==> flow/design.v <==
module ext_mem
       #(parameter integer P_DATA_WIDTH = 16,
         parameter integer P_ADDRESS_WIDTH = 3)
       (input I_CLK,
        input I_NRESET,
        input [P_DATA_WIDTH - 1 : 0] I_EXT_MEM_DATA,
        input [P_ADDRESS_WIDTH - 1 : 0] I_EXT_MEM_ADDRESS,
        input I_EXT_MEM_WRITE_ENABLE,
        output reg [P_DATA_WIDTH - 1 : 0] O_EXT_MEM_DATA,
        inout O_SCL,
        inout O_SDA);
localparam [P_ADDRESS_WIDTH - 1 : 0]
           P_R_ADDRESS_SCL           = 'h0,
           P_R_ADDRESS_SDA           = 'h1,
           P_R_ADDRESS_MICROSECOND_0 = 'h2,  
           P_R_ADDRESS_MICROSECOND_1 = 'h3,
           P_R_ADDRESS_MICROSECOND_2 = 'h4;
localparam [P_ADDRESS_WIDTH - 1 : 0]
           P_W_ADDRESS_SCL = 'h0,
           P_W_ADDRESS_SDA = 'h1;
localparam integer P_COUNTER_DIVISION_FOR_MICROSECONDS = 50;
localparam integer P_COUNTER_WIDTH                     = 48;
wire [P_COUNTER_WIDTH - 1 : 0] clock_divided_count;
reg scl_t = 1'b1;
reg sda_t = 1'b1;
clock_divided_counter
    #(.P_CLK_CYCLES_PER_DIVISION(P_COUNTER_DIVISION_FOR_MICROSECONDS),
      .P_WIDTH(P_COUNTER_WIDTH))
    microsecond_counter
    (.I_CLK(I_CLK),
     .I_NRESET(I_NRESET),
     .O_COUNT(clock_divided_count));
i2c_bus i_i2c_bus
        (.I_SCL_T(scl_t),
         .I_SDA_T(sda_t),
         .O_SCL(O_SCL),
         .O_SDA(O_SDA));
always @(posedge I_CLK) begin
    if (!I_NRESET) begin
        scl_t <= 1'b1;
        sda_t <= 1'b1;
    end
    else begin
        if (I_EXT_MEM_WRITE_ENABLE) begin
            case (I_EXT_MEM_ADDRESS)
                P_W_ADDRESS_SCL:
                    scl_t <= I_EXT_MEM_DATA[0];
                P_W_ADDRESS_SDA:
                    sda_t <= I_EXT_MEM_DATA[0];
            endcase
        end
        else begin
            case (I_EXT_MEM_ADDRESS)
                P_R_ADDRESS_SCL:              
                    O_EXT_MEM_DATA <= O_SCL;  
                P_R_ADDRESS_SDA:              
                    O_EXT_MEM_DATA <= O_SDA;  
                P_R_ADDRESS_MICROSECOND_0:
                    O_EXT_MEM_DATA <= clock_divided_count[15:0];  
                P_R_ADDRESS_MICROSECOND_1:
                    O_EXT_MEM_DATA <= clock_divided_count[31:16];
                P_R_ADDRESS_MICROSECOND_2:
                    O_EXT_MEM_DATA <= clock_divided_count[47:32];
                default:
                    O_EXT_MEM_DATA <= {P_DATA_WIDTH{1'b0}};
            endcase
        end
    end
end
endmodule
module clock_divided_counter
       #(parameter integer P_CLK_CYCLES_PER_DIVISION = 50,
         parameter integer P_WIDTH = 32)
       (input I_CLK,
        input I_NRESET,
        output reg [P_WIDTH - 1 : 0] O_COUNT = {P_WIDTH{1'b0}});
localparam integer P_CLK_DIVIDER_COUNT_WIDTH = $clog2(P_CLK_CYCLES_PER_DIVISION);
reg [P_CLK_DIVIDER_COUNT_WIDTH - 1 : 0] clk_divider_count = {P_CLK_DIVIDER_COUNT_WIDTH{1'b0}};
always @(posedge I_CLK or negedge I_NRESET) begin
    if (!I_NRESET) begin
        clk_divider_count <= {P_CLK_DIVIDER_COUNT_WIDTH{1'b0}};
        O_COUNT           <= {P_WIDTH{1'b0}};
    end
    else begin
        if (clk_divider_count == P_CLK_CYCLES_PER_DIVISION - 1) begin
            clk_divider_count <= {P_CLK_DIVIDER_COUNT_WIDTH{1'b0}};
            O_COUNT           <= O_COUNT + 1'b1;
        end
        else
            clk_divider_count <= clk_divider_count + 1'b1;
    end
end
endmodule
module i2c_bus
       (input I_SCL_T,
        input I_SDA_T,
        inout O_SCL,
        inout O_SDA);
assign O_SCL = I_SCL_T ? 1'bZ : 1'b0;
assign O_SDA = I_SDA_T ? 1'bZ : 1'b0;
endmodule
Reports on ext_mem
The steps from the RTL of ext_mem to its reports follow in flow order.
Lines are those of the file above, counted from 1.
Operators: Yosys type, input widths -> output width; for muxes data width and select width s.
Library cell names are shortened.
{ "design": {"top_module": "ext_mem", "clock": "I_CLK", "lib": "sky130hd", "pvt_corner": "tt_025C_1v80"} }

Elaborated design
Counts by Yosys on the flattened word-level netlist (proc, flatten, opt, wreduce; memories kept). Register bits leave out memories and registers merged into their read ports (data or address); mux counts leave out enables and synchronous resets folded into registers. Print and check cells are left out. Cells with the same type and inputs are merged into one.
{ "op_classes": {"add_sub_neg": 2, "equal": 5, "mux": 4, "bitwise": 1, "n_reduce_logical": 4} }
{ "op_table": {"columns": ["op", "n"], "rows": [
  ["$pmux 16 s5", 1],
  ["$add 48x1->48 const B", 1],
  ["$reduce_and 2->1", 3],
  ["$eq 3x2->1 const B", 2],
  ["$add 6x1->6 const B", 1],
  ["$eq 6x6->1 const B", 1],
  ["$mux 6", 1],
  ["$eq 3x1->1 const B", 1],
  ["$eq 3x3->1 const B", 1],
  ["$logic_not 3->1", 1],
  ["$mux 1", 2],
  ["$not 1->1", 1]
]} }
{ "word_totals": {"register_bits": 72, "output_inout_bits": 18, "wordCells": 21} }

Longest topological paths
Depth = most cells in a row (Yosys ltp): at word level without a register or memory, in the mapped netlist without a sequential cell, where the memories' decode and read muxes count.
{ "depth": {"depth_word": 2, "abc_area": 0, "depth_mapped": 8, "depth_no_buf": 7} }

Netlist
Source: synth_stat.txt of the flow (Yosys; design flattened, memories mapped). It holds for the ABC_AREA given above (unset counts as 0); a run with the other value may have another netlist.
Totals and module areas in this step are rounded.
{ "types": {"columns": ["type", "n", "area_total_um2"], "rows": [
  ["dfrtp_1", 54, 1.35E+03],
  ["edfxtp_1", 16, 480.461],
  ["xnor2_1", 31, 271.51],
  ["xor2_1", 19, 166.41],
  ["mux2i_1", 16, 160.154],
  ["nand2_1", 37, 138.883],
  ["nand3_1", 21, 105.101],
  ["o21ai_0", 18, 90.086],
  ["nand4_1", 14, 87.584],
  ["and4_1", 9, 78.826],
  ["nor2_1", 20, 75.072],
  ["ha_1", 3, 37.536],
  ["and3_1", 5, 31.28],
  ["nor3_1", 6, 30.029],
  ["and2_1", 4, 25.024],
  ["nor4_2", 2, 25.024],
  ["buf_4", 3, 22.522],
  ["nor4_4", 1, 21.27]
]} }
Not listed: further types 17, cells in them 24.
{ "mapped": {"mapped_cells": 303, "mapped_area_um2": 3370, "ffs": 70, "buffers": 7} }
By module: a second synthesis without flattening, with its own total; a netlist apart from the flattened one above.
{ "unflattened": {"hier_cells": 305, "hier_area_um2": 3550} }
Each row is one instance without its submodules.
{ "by_module": {"columns": ["mod", "n_inst", "cells", "area_um2", "seq_area_um2"], "rows": [
  ["clock_divided_counter", 1, 219, 2510, 1350],
  ["ext_mem", 1, 83, 1020, 520],
  ["i2c_bus", 1, 3, 18.8, 0.0]
]} }

Worst setup path after synthesis
Path of least setup slack by OpenSTA after synthesis, without wires, with an ideal clock, recovery checks aside; 20% of the period is set as input and as output delay. Where synthesis merged equal registers, the netlist keeps one of their names.
{ "synth_timing": {"path_kind": "in2reg", "start": "input I_EXT_MEM_ADDRESS[0]", "end": "register O_EXT_MEM_DATA[2]", "tclk_ns": 3.19, "in_delay_ns": 0.638, "setup_ns": 0.152, "t_first_pin_ns": 0.638, "arrival_ns": 1.730, "path_slack_ns": 1.308, "delay_ns": 1.244, "driving_pins": 5, "path_buffers": 2, "synth_period_reached_ns": 1.882} }
"delay_ns" is the arrival time less input delay plus setup time.
"driving_pins" counts driving pins, that of a launching flip-flop among them; a cell with two outputs on the path counts twice.
"synth_period_reached_ns" is the clock period less the worst setup slack; recovery checks do not enter. This is arithmetic on one report: input and output delays are still those of the set period (20% each).
Between the ends stands the longest chain of elaborated cells between them, by number of cells; it is not shown to be the way that was timed. Of several equally long chains one is given.
Each line given opens the expression or statement behind the cell; cells for indexed reads and writes are added by Yosys, which also makes memories of some case tables.
At most two assigning lines are given for a register; there are more.
{ "synth_between": {"path_cell_list": "clkbuf_1 -> nor3b_1 -> buf_2 -> nand2_1 -> o21ai_0", "elab_chain_len": 2, "cells_between": 6, "cone_classes": "eq/ne (4); mux (1); reduce/logical (1)"} }
{ "synth_rtl": {"columns": ["item", "line_no", "rtl"], "rows": [
  ["from (decl)", 7, "input [P_ADDRESS_WIDTH - 1 : 0] I_EXT_MEM_ADDRESS,"],
  ["$eq 3x3->1", 53, "case (I_EXT_MEM_ADDRESS)"],
  ["$pmux 16 s5", 53, null],
  ["to (assign)", 59, "O_EXT_MEM_DATA <= clock_divided_count[15:0];"],
  ["to (assign)", 61, "O_EXT_MEM_DATA <= clock_divided_count[31:16];"],
  ["to (decl)", 9, "output reg [P_DATA_WIDTH - 1 : 0] O_EXT_MEM_DATA,"]
]} }

Timing after layout
From the final timing report of job 1: the path of least setup slack in the routed layout; clock arrival at registers is part of the times.
{ "layout_timing": {"path_kind": "reg2reg", "start": "register microsecond_counter.clk_divider_count[1]", "end": "register microsecond_counter.O_COUNT[45]", "tclk_ns": 1.81, "setup_ns": 0.11, "t_first_pin_ns": 0.34, "arrival_ns": 2.11, "path_slack_ns": -0.07, "driving_pins": 8, "path_buffers": 0} }
Between the ends stands the longest chain of elaborated cells between them, by number of cells; it is not shown to be the way that was timed. Of several equally long chains one is given.
At most two assigning lines are given for a register; there are more.
{ "layout_between": {"path_cell_list": "dfrtp_1 -> inv_1 -> ha_2 -> or3b_4 -> nor4_4 -> nand4_4 -> nand2b_4 -> xnor2_1", "elab_chain_len": 1, "cells_between": 1, "cone_classes": "eq/ne (1)"} }
{ "layout_rtl": {"columns": ["item", "line_no", "rtl"], "rows": [
  ["from (decl)", 78, "reg [P_CLK_DIVIDER_COUNT_WIDTH - 1 : 0] clk_divider_count = {P_CLK_DIVIDER_COUNT_WIDTH{1'b0}};"],
  ["from (assign)", 81, "clk_divider_count <= {P_CLK_DIVIDER_COUNT_WIDTH{1'b0}};"],
  ["from (assign)", 90, "clk_divider_count <= clk_divider_count + 1'b1;"],
  ["$eq 6x6->1", 85, "if (clk_divider_count == P_CLK_CYCLES_PER_DIVISION - 1) begin"],
  ["to (assign)", 82, "O_COUNT           <= {P_WIDTH{1'b0}};"],
  ["to (assign)", 87, "O_COUNT           <= O_COUNT + 1'b1;"],
  ["to (decl)", 76, "output reg [P_WIDTH - 1 : 0] O_COUNT = {P_WIDTH{1'b0}});"]
]} }

Lab notebook: ext_mem

2 stored runs of ext_mem in the flow (synthesis by Yosys, layout by OpenROAD, sky130hd cells), in arbitrary order. Constraints: input delay and output delay 20% of the set period each, output load 0.01 pF.
"timing.worst_path_ns": the worst setup path's part of the clock period (all of it between registers, 20% less for each end at a port) less its slack. A launch clock that arrives late makes it longer, a capture clock that arrives late makes it shorter.
"total_power_uw" is the tool's figure for a default switching activity; nothing was simulated.
Results are given in rounded form.
[
  {
    "run": "job 1",
    "settings": { "period_ns": 1.81, "CORE_UTILIZATION": 48, "SETUP_SLACK_MARGIN": 0.09, "PLACE_DENSITY": 0.7, "CORE_ASPECT_RATIO": 0.97, "CORE_MARGIN": 10, "TNS_END_PERCENT": 80, "ABC_AREA": 0, "SLEW_MARGIN": 40, "CAP_MARGIN": 20 },
    "results": { "die_area_um2": 10800, "timing.worst_path_ns": 1.88, "critical_path_kind": "reg2reg", "ys_area_um2": 3370, "worstSetupSlack_ns": -0.070, "final_cell_area_um2": 4440, "setupTns_ns": -0.261, "total_power_uw": 3080 }
  },
  {
    "run": "job 2",
    "settings": { "period_ns": 1.29, "CORE_UTILIZATION": 35, "SETUP_SLACK_MARGIN": -0.08, "PLACE_DENSITY_LB_ADDON": 0.1, "CORE_ASPECT_RATIO": 0.57, "CORE_MARGIN": 2, "CELL_PAD_IN_SITES_DETAIL_PLACEMENT": 2, "ABC_AREA": 0, "GPL_TIMING_DRIVEN": 1, "CTS_CLUSTER_SIZE": 10, "CAP_MARGIN": 40, "SLEW_MARGIN": 20, "MIN_ROUTING_LAYER": "met1" },
    "results": { "timing.worst_path_ns": 2.14, "critical_path_kind": "reg2reg", "final_cell_area_um2": 5580, "worstSetupSlack_ns": -0.853, "total_power_uw": 4850, "die_area_um2": 10500, "ys_area_um2": 3370, "setupTns_ns": -34.2 }
  }
]
